==> flow/design.v <==
module CacheLineAdapter #(
    parameter WORD_SIZE = 32,
    parameter WORDS_PER_LINE = 8
    ) (
    input clk,
    input clr,
    input [WORD_SIZE - 1:0] addr_i,
    input [WORD_SIZE - 1:0] data_i,
    input we,
    input next,
    output logic [WORD_SIZE - 1:0] addr_o,
    output logic [WORD_SIZE - 1:0] data_o,
    output logic full
    );
    localparam LINE_BITS = $clog2(WORDS_PER_LINE);
    localparam BYTE_BITS = 2;
    logic [LINE_BITS - 1:0] counter = 0;
    always_ff @(posedge clk) begin
        if (clr == 1) begin
            counter <= 0;
        end
        else if (next == 1)
            counter <= counter + 1;
    end
    logic [WORD_SIZE - 1:0] line_buffer [WORDS_PER_LINE - 1:0];
    always_comb begin
        full = (counter == WORDS_PER_LINE - 1);
        addr_o = (addr_i[WORD_SIZE - 1:LINE_BITS + BYTE_BITS] << (LINE_BITS + BYTE_BITS)) + (counter << BYTE_BITS);
        data_o = line_buffer[counter]; 
    end
    always_ff @(posedge clk) begin
        if (we) 
            line_buffer[counter] <= data_i;
    end
endmodule
Tool chain data of CacheLineAdapter
What the tools print for CacheLineAdapter, step after step.
Line numbers count from 1 in the design file above.
Operators: Yosys type, input widths -> output width; for muxes data width and select width s.
Cell names lack the library's common part.
The mark - stands for no value.
- top module: CacheLineAdapter
- clock input: clk
- library: sky130hd
- library corner: tt_025C_1v80

After elaboration
Yosys after proc, flatten, opt, wreduce and memory -nomap, before mapping. Enables and synchronous resets that opt folds into registers are not counted as muxes. Memory bits, and registers merged into a memory's read port (data or address), are not among the register bits. Print and check cells are not counted. Equal cells are merged and count once.
Yosys's memory passes give these memory sizes; they may raise the number of words (mostly to a power of two), join words into wider ones and drop unused or constant bits.
- noted bits in registers: 3
- RAM bits: 256
- memories kept: 1
- bits of input ports: 68
- noted cells after elaboration: 8
- add/subtract/negate cells at 2
- equality and inequality tests: 1
- muxes and demuxes at 3
- memories (memory ; words ; width ; read ports ; write ports ; line ; text):
    line_buffer ; 8 ; 32 ; 1 ; 1 ; 25 ; logic [WORD_SIZE - 1:0] line_buffer [WORDS_PER_LINE - 1:0];
- operators by type and width (operator ; count):
    $add 32x5->32 ; 1
    $mux 32 ; 1
    $add 3x1->3 const B ; 1
    $eq 3x3->1 const B ; 1
    $mux 3 ; 1
    $mux 1 ; 1

Depth
Yosys ltp: most cells in a row. Word level: on the elaborated netlist, between registers, memories and ports. Mapped: between sequential cells and ports; inverters and the memories' decode and read muxes count.
- depth in word-level cells at 1
- ABC_AREA: 0
- noted gate-level depth with buffers: 7
- noted mapped depth without buffers: 4

Mapped cells and area
Yosys stat after the flow's synthesis: flattened, memories mapped to cells. It holds for the ABC_AREA given above (unset counts as 0); a run with the other value may have another netlist.
Totals and module areas in this step are rounded.
- cell types (cell type ; count ; area in all (µm²)):
    edfxtp_1 ; 256 ; 7.69E+03
    mux4_1 ; 28 ; 735.706
    mux2_2 ; 56 ; 630.605
    buf_4 ; 30 ; 225.216
    a22oi_1 ; 24 ; 180.173
    mux4_2 ; 8 ; 180.173
    buf_6 ; 8 ; 90.086
    o211ai_1 ; 12 ; 90.086
    dfxtp_1 ; 3 ; 60.058
    nand2_1 ; 15 ; 56.304
    buf_2 ; 11 ; 55.053
    mux2i_1 ; 5 ; 50.048
    nor2_1 ; 10 ; 37.536
    ha_1 ; 2 ; 25.024
    nor2b_1 ; 4 ; 25.024
    a221oi_1 ; 2 ; 17.517
    clkbuf_1 ; 4 ; 15.014
    nand2b_1 ; 2 ; 12.512
Other cell types: 12; their cells: 14.
- cells in the netlist: 494
- chip area (Yosys): 0.0103 mm²
- noted mapped flip-flops: 259
- noted buffers: 54

Path before layout
Path of least setup slack by OpenSTA after synthesis, without wires, with an ideal clock, recovery checks aside; 20% of the period is set as input and as output delay. Where synthesis merged equal registers, the netlist keeps one of their names.
- kind: reg2reg
- start point: reg counter[1]
- end point: mem line_buffer[2][0]
- period at 4.16 ns
- setup time at 0.461 ns
- launch time at the first pin at 0.000 ns
- arrival time: 3.317 ns
- data required time at 3.699 ns
- slack: 0.382 ns
- path delay: 3.778 ns
- stages at 6
- buffers on the path at 3
- synthesis period reached at 3.778 ns
"path delay" is the arrival time less input delay plus setup time.
"stages" counts driving pins, that of a launching flip-flop among them; a cell with two outputs on the path counts twice.
"synthesis period reached" is the clock period less the worst setup slack; recovery checks do not enter. This is arithmetic on one report: input and output delays are still those of the set period (20% each).
Between the ends stands the longest chain of elaborated cells between them, by number of cells; it is not shown to be the way that was timed. Of several equally long chains one is given.
A line is the first line of the expression or statement that the cell stems from. Yosys adds cells for indexed reads and writes and turns some case tables into memories.
- path through: dfxtp_1 -> buf_2 -> buf_2 -> buf_2 -> nand2_1 -> nor3_1
- cells in the longest elaborated chain at 1
- elaborated cells on any way between the ends at 1
- ends and longest elaborated chain, after synthesis (what ; line ; text):
    from (decl) ; 17 ; logic [LINE_BITS - 1:0] counter = 0;
    from (assign) ; 20 ; counter <= 0;
    from (assign) ; 23 ; counter <= counter + 1;
    $mux 3 ; 32 ; if (we)
    to (decl) ; 25 ; logic [WORD_SIZE - 1:0] line_buffer [WORDS_PER_LINE - 1:0];

Path in the finished layout
From the final timing report of run A: the path of least setup slack in the routed layout; clock arrival at registers is part of the times.
- kind: reg2out
- start point: reg counter[0]
- end point: out data_o[19]
- period at 3.08 ns
- launch time at the first pin at 0.52 ns
- arrival time: 2.38 ns
- data required time at 2.46 ns
- slack: 0.09 ns
- stages at 6
- buffers on the path at 3
Between the ends stands the longest chain of elaborated cells between them, by number of cells; it is not shown to be the way that was timed. Of several equally long chains one is given.
The chain passes a memory read, where the word-level depth is cut; so it can be longer than that depth.
- path through: dfxtp_4 -> buf_4 -> buf_12 -> mux4_1 -> mux2_2 -> dlygate4sd2_1
- cells in the longest elaborated chain at 1
- elaborated cells on any way between the ends at 1
- ends and longest elaborated chain, after layout (what ; line ; text):
    from (decl) ; 17 ; logic [LINE_BITS - 1:0] counter = 0;
    from (assign) ; 20 ; counter <= 0;
    from (assign) ; 23 ; counter <= counter + 1;
    $mem_v2 8x32 ; 25 ; logic [WORD_SIZE - 1:0] line_buffer [WORDS_PER_LINE - 1:0];
    to (decl) ; 12 ; output logic [WORD_SIZE - 1:0] data_o,

--- measured runs ---
Measured results for CacheLineAdapter: 2 stored runs of the Yosys and OpenROAD flow on sky130hd. The settings differ; the order carries no meaning. The constraints put input and output delay at 20% of the set period each and load the outputs with 0.01 pF.
"period achieved" = clock period - worst setup slack. The figure is calculated, with input and output delays left at 20% of the set period.
"worst path time" is the time allowed to the run's worst setup path (the clock period less input and output delay, where it has them) less its slack. Clock arrival times count: a late capture clock shortens it, a late launch clock lengthens it.
By "power consumption" is meant OpenSTA's value without simulated activity: inputs other than the clock are taken to toggle once in ten clock periods, and the tool carries that through the logic.
Measured values are rounded.

Run A
Settings were period_ns = 3.08; CORE_UTILIZATION = 38; SETUP_SLACK_MARGIN = 0.07; PLACE_DENSITY = 0.37; CORE_ASPECT_RATIO = 0.6; CELL_PAD_IN_SITES_GLOBAL_PLACEMENT = 2; ABC_AREA = 0; GPL_ROUTABILITY_DRIVEN = 0; CTS_CLUSTER_DIAMETER = 370; CAP_MARGIN = 20; SLEW_MARGIN = 20; CORE_MARGIN = 2
- power consumption: 0.0078 W
- mapped cell area after synthesis at 0.0103 mm²
- post-route setup TNS: 0.000 ns
- noted the period achieved: 2.994 ns
- noted the die size: 0.0284 mm²
- worst path time: 2.38 ns
- worst path kind: reg2out
- utilization in the final report: 0.473
- setup slack of the worst path at 0.086 ns
- noted the final worst hold slack: 0.703 ns

Run B
Settings were period_ns = 3.25; CORE_UTILIZATION = 57; SETUP_SLACK_MARGIN = 0.5; PLACE_DENSITY = 0.54; CORE_MARGIN = 5; CELL_PAD_IN_SITES_DETAIL_PLACEMENT = 2; ABC_AREA = 0; GPL_TIMING_DRIVEN = 1; GPL_ROUTABILITY_DRIVEN = 0; CAP_MARGIN = 20; SLEW_MARGIN = 20
- unfinished; error DPL-0033 in placement
--- end ---
